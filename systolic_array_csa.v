==> flow/design.v <==
module systolic_array_csa #(
    parameter ROW = 9, 
    parameter COL = 3, 
    parameter TOTAL_BYTES = ROW * COL
)(  input in_clk, 
    input in_sel,    
    input [(COL * 32) - 1:0] in_north,   
    input [(ROW * 9) - 1:0] in_west,     
    output [COL-1:0] out_sel, 
    output [(ROW * 9) - 1:0] out_east,   
    output [(COL * 32) - 1:0] out_south,     
    output last_row_i_data_valid     
);
wire [(ROW* 9) - 1 : 0] data_to_be_passed;   
assign last_row_i_data_valid = data_to_be_passed[8];
pe_grid_csa #(.ROWS (ROW),
    .COLS (COL)
) top_instance (.i_clk (in_clk),
    .i_sel (in_sel), 
    .i_west_data (data_to_be_passed), 
    .i_north_data (in_north), 
    .o_sel (out_sel),  
    .o_data_32 (out_south),
    .o_data_8 (out_east)
);
reg_module_csa #(
    .ROW (ROW)
) delay_reg (
    .in_clk (in_clk), 
    .in_west (in_west) ,
    .data_to_be_passed (data_to_be_passed)
);
endmodule
module reg_module_csa #(
    parameter ROW = 9
)(  input in_clk, 
    input [(ROW * 9) - 1 : 0] in_west,
    output [(ROW * 9) - 1 : 0] data_to_be_passed
);
assign data_to_be_passed [80:72] = in_west[80:72];
genvar i , j;
    generate
    for (i = 0; i < ROW; i = i + 1) begin: FOR_ROW
        for (j = 0; j < i; j = j + 1) begin: FC_IN
        wire [8:0] data_out_reg;
            if (j == 0 && j == i - 1) begin
                data_reg_csa dr (
                    .clk(in_clk),
                    .o_data(data_to_be_passed[(ROW - i) * 9 - 1 -: 9]),
                    .i_data(in_west[(ROW - i) * 9 - 1 -: 9])
                );
            end else if (j == 0) begin
                data_reg_csa dr (
                    .clk(in_clk),
                    .o_data(data_out_reg),
                    .i_data(in_west[(ROW - i) * 9 - 1 -: 9])
                );
            end else if (j == i - 1) begin
                data_reg_csa dr (
                    .clk(in_clk),
                    .o_data(data_to_be_passed[(ROW - i) * 9 - 1 -: 9]),
                    .i_data(FOR_ROW[i].FC_IN[j-1].data_out_reg)
                );
            end else begin
                data_reg_csa dr (
                    .clk(in_clk),
                    .o_data(data_out_reg),
                    .i_data(FOR_ROW[i].FC_IN[j-1].data_out_reg)
                );
            end
        end
    end
endgenerate
endmodule    
module data_reg_csa(
    input clk, 
    input [8:0] i_data, 
    output reg [8:0] o_data= 0
); 
always @(posedge clk) begin 
    o_data <= i_data; 
end 
endmodule
* Reports on reg_module_csa
What the tools print for reg_module_csa, step after step. Lines are those of the file above, counted from 1. Cell names lack the library's common part. The mark -- stands for no value.
Set-up: design top reg_module_csa, clock in_clk, standard-cell library sky130hd, timing corner tt_025C_1v80

* Elaborated design
Yosys after proc, flatten, opt, wreduce and memory -nomap, before mapping. Enables and synchronous resets that opt folds into registers are not counted as muxes. Memory bits, and registers merged into a memory's read port (data or address), are not among the register bits. Print and check cells are not counted. Equal cells are merged and count once.
Word-level totals: register bits after elaboration 324, bits in latches 0, RAM bits 0, memory bits (read-only) 0, clocked read ports x word width 0, memory cells 0, input bits 82, output and inout bits 81, word-level cells 36
Cells by class: add/subtract/negate cells 0, $mul 0, div/mod/pow operators 0, order comparisons 0, equal/unequal tests 0, shifts and indexed selects 0, mux-type cells 0, bitwise gates (word level) 0, reductions and logical operators 0

* Longest topological paths
Yosys ltp: most cells in a row. Word level: on the elaborated netlist, between registers, memories and ports. Mapped: between sequential cells and ports; inverters and the memories' decode and read muxes count.
Depth: word-level depth 0, ABC_AREA 0, mapped depth 1, depth with buffers taken out 0

* Netlist
Source: synth_stat.txt of the flow (Yosys; design flattened, memories mapped). It holds for the ABC_AREA given above (unset counts as 0); a run with the other value may have another netlist. Totals and module areas in this step are rounded.
Mapped netlist: standard cells after synthesis 333, cell area after synthesis 6554 µm², area of sequential cells 6486 µm², mapped flip-flops 324, buffer cells 9
Cell types:
- dfxtp_1 | number 324, area in all 6.49E+03 µm²
- buf_4 | number 9, area in all 67.565 µm²
By module: a second synthesis without flattening, with its own total; a netlist apart from the flattened one above.
Unflattened totals: cell total of the unflattened synthesis 333, area (unflattened synthesis) 6554 µm²
Each row is one instance without its submodules.
Modules:
- data_reg_csa | times used 36, cells 9, area 180.2 µm², seq. area 180.2 µm²
- reg_module_csa | times used 1, cells 9, area 67.6 µm², seq. area 0.0 µm²

* Path before layout
Path of least setup slack by OpenSTA after synthesis, without wires, with an ideal clock, recovery checks aside; 20% of the period is set as input and as output delay. Where synthesis merged equal registers, the netlist keeps one of their names.
Path post-synthesis: path kind register to output, start reg FOR_ROW[8].FC_IN[7].genblk1.genblk1.genblk1.dr.o_data[0], end out data_to_be_passed[0], period 0.482 ns, output delay 0.096 ns, time at the first pin 0.000 ns, data arrival time 0.331 ns, data required time 0.386 ns, path slack 0.055 ns, path delay 0.331 ns, stages 1, path buffers 0, synthesis period reached 0.427 ns
"path delay" = arrival - input delay + setup time. A path that ends at an output port has no setup time. "stages" counts driving pins, that of a launching flip-flop among them; a cell with two outputs on the path counts twice. "synthesis period reached" = period - worst setup slack (recovery checks aside). The figure is calculated, with input and output delays left at 20% of the set period.
On the way, post-synthesis: path through dfxtp_1, cells in the longest elaborated chain 0, elaborated cells between the ends (all ways) 0, source lines of those cells 0
RTL lines, path post-synthesis:
- start: declaration | RTL line 78 | output reg [8:0] o_data= 0
- start: assignment | RTL line 81 | o_data <= i_data;
- end: declaration | RTL line 38 | output [(ROW * 9) - 1 : 0] data_to_be_passed

* Timing after layout
Path of least setup slack in the final report of stored run 1 (OpenROAD, finished layout, wires in). Where an end is a register, its clock arrival counts in the times.
Path post-layout: path kind register to output, start reg FOR_ROW[1].FC_IN[0].genblk1.dr.o_data[8], end out data_to_be_passed[71], period 0.712 ns, output delay 0.14 ns, time at the first pin 0.53 ns, data arrival time 0.97 ns, data required time 0.57 ns, path slack -0.40 ns, stages 2, path buffers 1
On the way, post-layout: path through dfxtp_2 > buf_6, cells in the longest elaborated chain 0, elaborated cells between the ends (all ways) 0, source lines of those cells 0
RTL lines, path post-layout:
- start: declaration | RTL line 78 | output reg [8:0] o_data= 0
- start: assignment | RTL line 81 | o_data <= i_data;
- end: declaration | RTL line 38 | output [(ROW * 9) - 1 : 0] data_to_be_passed

Hand-over note for reg_module_csa

Measured results for reg_module_csa: 2 stored runs of the Yosys and OpenROAD flow on sky130hd. The settings differ; the order carries no meaning. The constraints put input and output delay at 20% of the set period each and load the outputs with 0.01 pF.
"clock period reached" means the clock period less the worst setup slack. The figure is calculated, with input and output delays left at 20% of the set period.
"power consumption" is the tool's figure for a default switching activity; nothing was simulated.
The measured numbers are rounded.

* Stored run 1 | settings: period_ns 0.712; CORE_UTILIZATION 34; SETUP_SLACK_MARGIN 0.08; PLACE_DENSITY_LB_ADDON 0.29; CELL_PAD_IN_SITES_GLOBAL_PLACEMENT 0; GPL_TIMING_DRIVEN 1; GPL_ROUTABILITY_DRIVEN 0; CTS_CLUSTER_SIZE 95; SLEW_MARGIN 35; MIN_ROUTING_LAYER met2; CAP_MARGIN 20; CORE_MARGIN 2 | results: chip area after synthesis (Yosys) 6554 µm²; total die area 20400 µm²; post-layout utilization 0.494; smallest setup slack -0.404 ns; final setup TNS -27.59 ns; worst hold slack in the final report 0.040 ns; power consumption 36710 uW; clock period reached 1.116 ns
* Stored run 2 | settings: period_ns 0.387; CORE_UTILIZATION 30; SETUP_SLACK_MARGIN -0.03; TNS_END_PERCENT 90; GPL_ROUTABILITY_DRIVEN 1; CTS_CLUSTER_SIZE 13; CAP_MARGIN 20; CORE_MARGIN 2; SLEW_MARGIN 20 | results: chip area after synthesis (Yosys) 6554 µm²; total die area 23040 µm²; post-layout utilization 0.419; smallest setup slack -0.663 ns; final setup TNS -47.52 ns; worst hold slack in the final report -0.020 ns; power consumption 63510 uW; clock period reached 1.050 ns

End of note.
